==> flow/design.v <==
module VECTORING(clk,xi,yi,theta,R);
 input clk;
 input [15:0]xi,yi;
 output [15:0] R,theta;  
 reg[2:0]stage;
 wire [15:0]x1,x2,x3,x4,x5,x6,x7,x8,y1,y2,y3,y4,y5,y6,y7,y8;
 wire [15:0]outangle0,outangle1,outangle2,outangle3,outangle4,outangle5,outangle6,outangle7;
   itteration i0(clk,3'd0,xi,yi,16'd0,16'd45_00,x1,y1,outangle0);
   itteration i1(clk,3'd1,x1,y1,outangle0,16'd26_57,x2,y2,outangle1); 
   itteration i2(clk,3'd2,x2,y2,outangle1,16'd14_04,x3,y3,outangle2);
   itteration i3(clk,3'd3,x3,y3,outangle2,16'd7_13,x4,y4,outangle3);
   itteration i4(clk,3'd4,x4,y4,outangle3,16'd3_58,x5,y5,outangle4); 
   itteration i5(clk,3'd5,x5,y5,outangle4,16'd1_79,x6,y6,outangle5); 
   itteration i6(clk,3'd6,x6,y6,outangle5,16'd89,x7,y7,outangle6);
   itteration i7(clk,3'd7,x7,y7,outangle6,16'd44,x8,y8,outangle7); 
    assign R = x8;
    assign theta = outangle7;
 endmodule
module itteration(clk,stage,xi,yi,initial_angle,micro_angle,xf,yf,out_angle);
 input clk;
 input [2:0] stage;
  input [15:0]xi,yi,initial_angle,micro_angle;
  output reg [15:0] xf,yf,out_angle;
 always @(posedge clk)begin
   if (yi[15])begin 
    case({xi[15],yi[15]})
       2'b00 : begin                               
          xf <= xi-(yi>>stage);
          yf <= yi + (xi>>stage);
        end
       2'b01 : begin
            xf <= xi + ((16'hffff-yi+1)>>stage);
            yf <= -(16'hffff-yi+1) + (xi>>stage);
        end 
       2'b10 : begin
          xf <= -((16'hffff-xi+1))-(yi>>stage);
          yf <= yi - ((16'hffff-xi+1)>>stage);
        end 
       2'b11 : begin
          xf <= -(16'hffff-xi+1)+((16'hffff-yi+1)>>stage);
          yf <= -(16'hffff-yi+1) - ((16'hffff-xi+1)>>stage);
        end
    endcase
         out_angle <= initial_angle-micro_angle;
   end
     else begin         
    case({xi[15],yi[15]})
       2'b00 : begin
          xf <= xi+(yi>>stage);
            yf <= yi - (xi>>stage);
       end
       2'b01 : begin
          xf <= xi-((16'hffff-yi+1)>>stage);
          yf <= -(16'hffff-yi+1) - (xi>>stage);
       end 
      2'b10 : begin
          xf <= -(16'hffff-xi+1)+(yi>>stage);
          yf <= yi +((16'hffff-xi+1)>>stage);
       end
      2'b11 : begin 
          xf <= -(16'hffff-xi+1)-((16'hffff-yi+1)>>stage);
          yf <= -(16'hffff-yi+1) + ((16'hffff-xi+1)>>stage);
       end
    endcase
    out_angle <= micro_angle+initial_angle;
   end
   end
   endmodule
; Reports on VECTORING
; What the tools print for VECTORING, step after step.
; Lines are those of the file above, counted from 1.
; Library cell names are shortened.
; Not given: -
[inputs]
design = VECTORING
clk_port = clk
cell_library = sky130hd
corner = tt_025C_1v80

; After elaboration
; Source: Yosys, flattened and elaborated, memories not mapped. Widths are those after wreduce; folded enables and synchronous resets count as part of the registers. Registers that Yosys merges into a memory's read port (data or address) are not register bits. Print and check cells do not count. Equal cells are merged and count once.
[word_totals]
reg_bits = 368
latchBits = 0
mem_bits_rw = 0
romBits = 0
clocked_rd_ports_x_width = 0
n_memories = 0
out_inout_bits = 32
wordCells = 288
[classes]
n_addsub = 180
mul = 0
n_div = 0
n_cmp = 0
equal = 24
shift = 0
n_mux = 53
bitwise = 0
reduce_logical = 8
[op_table]
columns = operator, n
row1 = case mux 16 bit (select 4 bit), 30
row2 = subtractor 16 bit, 34
row3 = adder 16 bit, 33
row4 = two-way mux 16 bit, 23
row5 = negator 16 bit, 15
row6 = subtractor 16 x 16 -> 17 bit (first input constant), 13
row7 = adder 16 x 10 -> 16 bit, 4
row8 = subtractor 16 x 10 -> 16 bit, 4
row9 = adder 16 x 11 -> 16 bit, 4
row10 = subtractor 16 x 11 -> 16 bit, 4
row11 = adder 16 x 12 -> 16 bit, 4
row12 = subtractor 16 x 12 -> 16 bit, 4
row13 = adder 16 x 13 -> 16 bit, 4
row14 = subtractor 16 x 13 -> 16 bit, 4
row15 = adder 16 x 14 -> 16 bit, 4
row16 = subtractor 16 x 14 -> 16 bit, 4
row17 = adder 16 x 15 -> 16 bit, 4
row18 = subtractor 16 x 15 -> 16 bit, 4
row19 = adder 16 x 1 -> 16 bit (second input constant), 3
row20 = subtractor 16 bit (first input constant), 3
row21 = adder 21 x 1 -> 21 bit (second input constant), 2
row22 = adder 20 x 1 -> 20 bit (second input constant), 2
row23 = adder 19 x 1 -> 19 bit (second input constant), 2
row24 = adder 17 x 2 -> 18 bit (second input constant), 2
row25 = adder 18 x 1 -> 18 bit (second input constant), 2
row26 = adder 17 x 1 -> 17 bit (second input constant), 2
row27 = adder 16 x 9 -> 16 bit, 2
row28 = subtractor 16 x 9 -> 16 bit, 2
; Not listed: further kinds 18, cells in them 47.

; Depth
; Depth = most cells in a row (Yosys ltp): at word level without a register or memory, in the mapped netlist without a sequential cell, where the memories' decode and read muxes count.
[depth]
depth_word = 6
abc_area = 0
ltp_mapped = 23
ltp_nobuf = 21

; Mapped cells and area
; Yosys stat after the flow's synthesis: flattened, memories mapped to cells. It holds for the ABC_AREA given above (unset counts as 0); a run with the other value may have another netlist.
; Totals and module areas in this step are rounded.
[synth_totals]
cell_count = 8327
yosys_area_um2 = 60490
seq_area_um2 = 6887
ff_cells = 344
[by_type]
columns = cell_type, n, type_area_um2
row1 = ha_1, 869, 1.09E+04
row2 = xnor2_1, 862, 7.55E+03
row3 = dfxtp_1, 344, 6.89E+03
row4 = xor2_1, 387, 3.39E+03
row5 = nor2_1, 833, 3.13E+03
row6 = a21oi_1, 593, 2.97E+03
row7 = nand2_1, 738, 2.77E+03
row8 = o21ai_0, 456, 2.28E+03
row9 = inv_1, 587, 2.2E+03
row10 = nor3_1, 279, 1.4E+03
row11 = clkbuf_1, 286, 1073.53
row12 = fa_1, 52, 1.04E+03
row13 = a21o_1, 129, 968.429
row14 = nand3_1, 190, 950.912
row15 = a211oi_1, 109, 818.285
row16 = o21bai_1, 104, 780.749
row17 = mux2_2, 67, 754.474
row18 = or3_1, 112, 700.672
; Not listed: further types 80, cells in them 1330.
; By module: a second synthesis without flattening, with its own total; a netlist apart from the flattened one above.
[hier_totals]
cells_unflattened = 12338
hier_area_um2 = 88710
; Each row is one instance without its submodules.
[modules]
columns = mod, n_inst, cells, mod_area_um2, seq_area_um2
row1 = itteration, 8, 1542, 11090, 960.9
row2 = VECTORING, 1, 2, 7.5, 0.0

; Timing after synthesis
; Source: OpenSTA report_checks on the synthesized netlist (no wires, ideal clock, input and output delay 20% of the period each), path of least setup slack; recovery checks are left aside. Register names are those of the netlist, which keeps one name where synthesis merged equal registers.
[synth_timing]
path_type = input to register
startpoint = in yi[0]
endpoint = reg i0.yf[15]
clock_period_ns = 8.97
launch_ns = 1.794
arrival_time_ns = 6.009
required_time_ns = 8.830
slack_ns = 2.821
delay_ns = 4.355
driving_pins = 22
n_path_buf = 1
period_less_setup_slack_ns = 6.149
; "delay_ns" is the arrival time less input delay plus setup time.
; "driving_pins": output pins that drive a net of the path, with the launching flip-flop's if there is one; two outputs of one cell count as two.
; "period_less_setup_slack_ns" = period - worst setup slack (recovery checks aside). The figure is calculated, with input and output delays left at 20% of the set period.
; The rows between start and end are the longest chain of elaborated cells between them; the timing report does not say that the signal goes this way. Where chains are equally long, one stands for them.
; A line is the first line of the expression or statement that the cell stems from. Yosys adds cells for indexed reads and writes and turns some case tables into memories.
; A register here has more assigning lines than the two given.
[synth_between]
cell_sequence = buf_2 > inv_1 > ha_1 > xor2_1 > nand3_1 > or3_1 > nor3_1 > nand2_1 > nor2_1 > xnor2_1 > mux2_2 > ha_1 > a21oi_1 > o21ai_0 > and3_1 > a221o_1 > o41ai_1 > xnor2_1 > xnor2_1 > a21oi_1 > o22ai_1 > a31oi_1
elab_chain_len = 6
[synth_rtl]
columns = element, line
row1 = "start, declared", 3  ; input [15:0]xi,yi;
row2 = subtractor 16 bit, 62  ; yf <= -(16'hffff-yi+1) + ((16'hffff-xi+1)>>stage);
row3 = adder 16 x 1 -> 16 bit, 62
row4 = negator 16 bit, 62
row5 = adder 16 bit, 62
row6 = case mux 16 bit (select 4 bit), 47  ; case({xi[15],yi[15]})
row7 = two-way mux 16 bit, 25  ; if (yi[15])begin
row8 = "end, assigned", 29  ; yf <= yi + (xi>>stage);
row9 = "end, assigned", 33  ; yf <= -(16'hffff-yi+1) + (xi>>stage);
row10 = "end, declared", 23  ; output reg [15:0] xf,yf,out_angle;

; Path in the finished layout
; Path of least setup slack in the final report of run 1 (OpenROAD, finished layout, wires in). Where an end is a register, its clock arrival counts in the times.
[layout_timing]
path_type = input to register
startpoint = in yi[1]
endpoint = reg i0.yf[15]
clock_period_ns = 3.35
launch_ns = 0.67
arrival_time_ns = 4.90
required_time_ns = 3.78
slack_ns = -1.12
driving_pins = 19
n_path_buf = 1
; The rows between start and end are the longest chain of elaborated cells between them; the timing report does not say that the signal goes this way. Where chains are equally long, one stands for them.
; A register here has more assigning lines than the two given.
[layout_between]
cell_sequence = buf_8 > or4_4 > nor2_4 > xnor2_2 > or3_4 > nor3_4 > nand2_4 > nor4_4 > xnor2_2 > mux2_4 > ha_4 > and3_4 > a221o_1 > o41ai_2 > xnor2_1 > xnor2_1 > a21oi_1 > o22ai_1 > a31oi_1
elab_chain_len = 6
[layout_rtl]
columns = element, line
row1 = "start, declared", 3  ; input [15:0]xi,yi;
row2 = subtractor 16 bit, 62  ; yf <= -(16'hffff-yi+1) + ((16'hffff-xi+1)>>stage);
row3 = adder 16 x 1 -> 16 bit, 62
row4 = negator 16 bit, 62
row5 = adder 16 bit, 62
row6 = case mux 16 bit (select 4 bit), 47  ; case({xi[15],yi[15]})
row7 = two-way mux 16 bit, 25  ; if (yi[15])begin
row8 = "end, assigned", 29  ; yf <= yi + (xi>>stage);
row9 = "end, assigned", 33  ; yf <= -(16'hffff-yi+1) + (xi>>stage);
row10 = "end, declared", 23  ; output reg [15:0] xf,yf,out_angle;

--- measured runs ---
Measured results for VECTORING: 2 stored runs of the Yosys and OpenROAD flow on sky130hd. The settings differ; the order carries no meaning. The constraints put input and output delay at 20% of the set period each and load the outputs with 0.01 pF.
"clock_period_reached_ns": clock period set for the run, less the worst setup slack. It is reckoned from that one timing run; input and output delays stay at 20% of the period that was set.
The results are shown rounded.

# run 1
==> flow/run.sh <==
#!/bin/bash
# the make line also repeats the synthesis and layout settings of config.mk as NAME=value (left out here)
make -C /OpenROAD-flow-scripts/flow DESIGN_CONFIG=/design/flow/config.mk WORK_HOME=/design/flow/orfs CLKGATE_MAP_FILE= finish
==> flow/config.mk <==
export PLATFORM = sky130hd
export DESIGN_NAME = VECTORING
export DESIGN_NICKNAME = VECTORING
export VERILOG_FILES = /design/flow/design.v
export SDC_FILE = /design/flow/constraint.sdc
export NUM_CORES = 4
export LEC_CHECK = 0
export CAP_MARGIN = 15
export CORE_MARGIN = 2
export CORE_UTILIZATION = 29
export CTS_CLUSTER_DIAMETER = 386
export CTS_CLUSTER_SIZE = 89
export MIN_ROUTING_LAYER = met1
export PLACE_DENSITY_LB_ADDON = 0.12
export SETUP_SLACK_MARGIN = -0.25
export SLEW_MARGIN = 20
==> flow/constraint.sdc <==
create_clock -name core_clock -period 3.35 [get_ports {clk}]
set_input_delay 0.6700 -clock core_clock [delete_from_list [all_inputs] [get_ports {clk}]]
set_output_delay 0.6700 -clock core_clock [all_outputs]
set_load 0.01 [all_outputs]

==> run 1: results <==
layout_stdcell_area_um2=95180
final_setup_ws_ns=-1.116
util_pct=45.9
clock_period_reached_ns=4.466
synthArea_um2=60490
hold_worst_slack_ns=0.360
dieArea_um2=212300
timing.setup.tns_ns=-48.17

# run 2
==> flow/run.sh <==
#!/bin/bash
# the make line also repeats the synthesis and layout settings of config.mk as NAME=value (left out here)
make -C /OpenROAD-flow-scripts/flow DESIGN_CONFIG=/design/flow/config.mk WORK_HOME=/design/flow/orfs CLKGATE_MAP_FILE= finish
==> flow/config.mk <==
export PLATFORM = sky130hd
export DESIGN_NAME = VECTORING
export DESIGN_NICKNAME = VECTORING
export VERILOG_FILES = /design/flow/design.v
export SDC_FILE = /design/flow/constraint.sdc
export NUM_CORES = 4
export LEC_CHECK = 0
export CAP_MARGIN = 20
export CORE_MARGIN = 2
export CORE_UTILIZATION = 40
export SETUP_SLACK_MARGIN = 1.56
export SLEW_MARGIN = 20
==> flow/constraint.sdc <==
create_clock -name core_clock -period 5.44 [get_ports {clk}]
set_input_delay 1.0880 -clock core_clock [delete_from_list [all_inputs] [get_ports {clk}]]
set_output_delay 1.0880 -clock core_clock [all_outputs]
set_load 0.01 [all_outputs]

==> run 2: results <==
layout_stdcell_area_um2=78520
final_setup_ws_ns=0.862
util_pct=52.4
clock_period_reached_ns=4.578
synthArea_um2=60490
hold_worst_slack_ns=0.325
dieArea_um2=154400
timing.setup.tns_ns=0.000
--- end ---
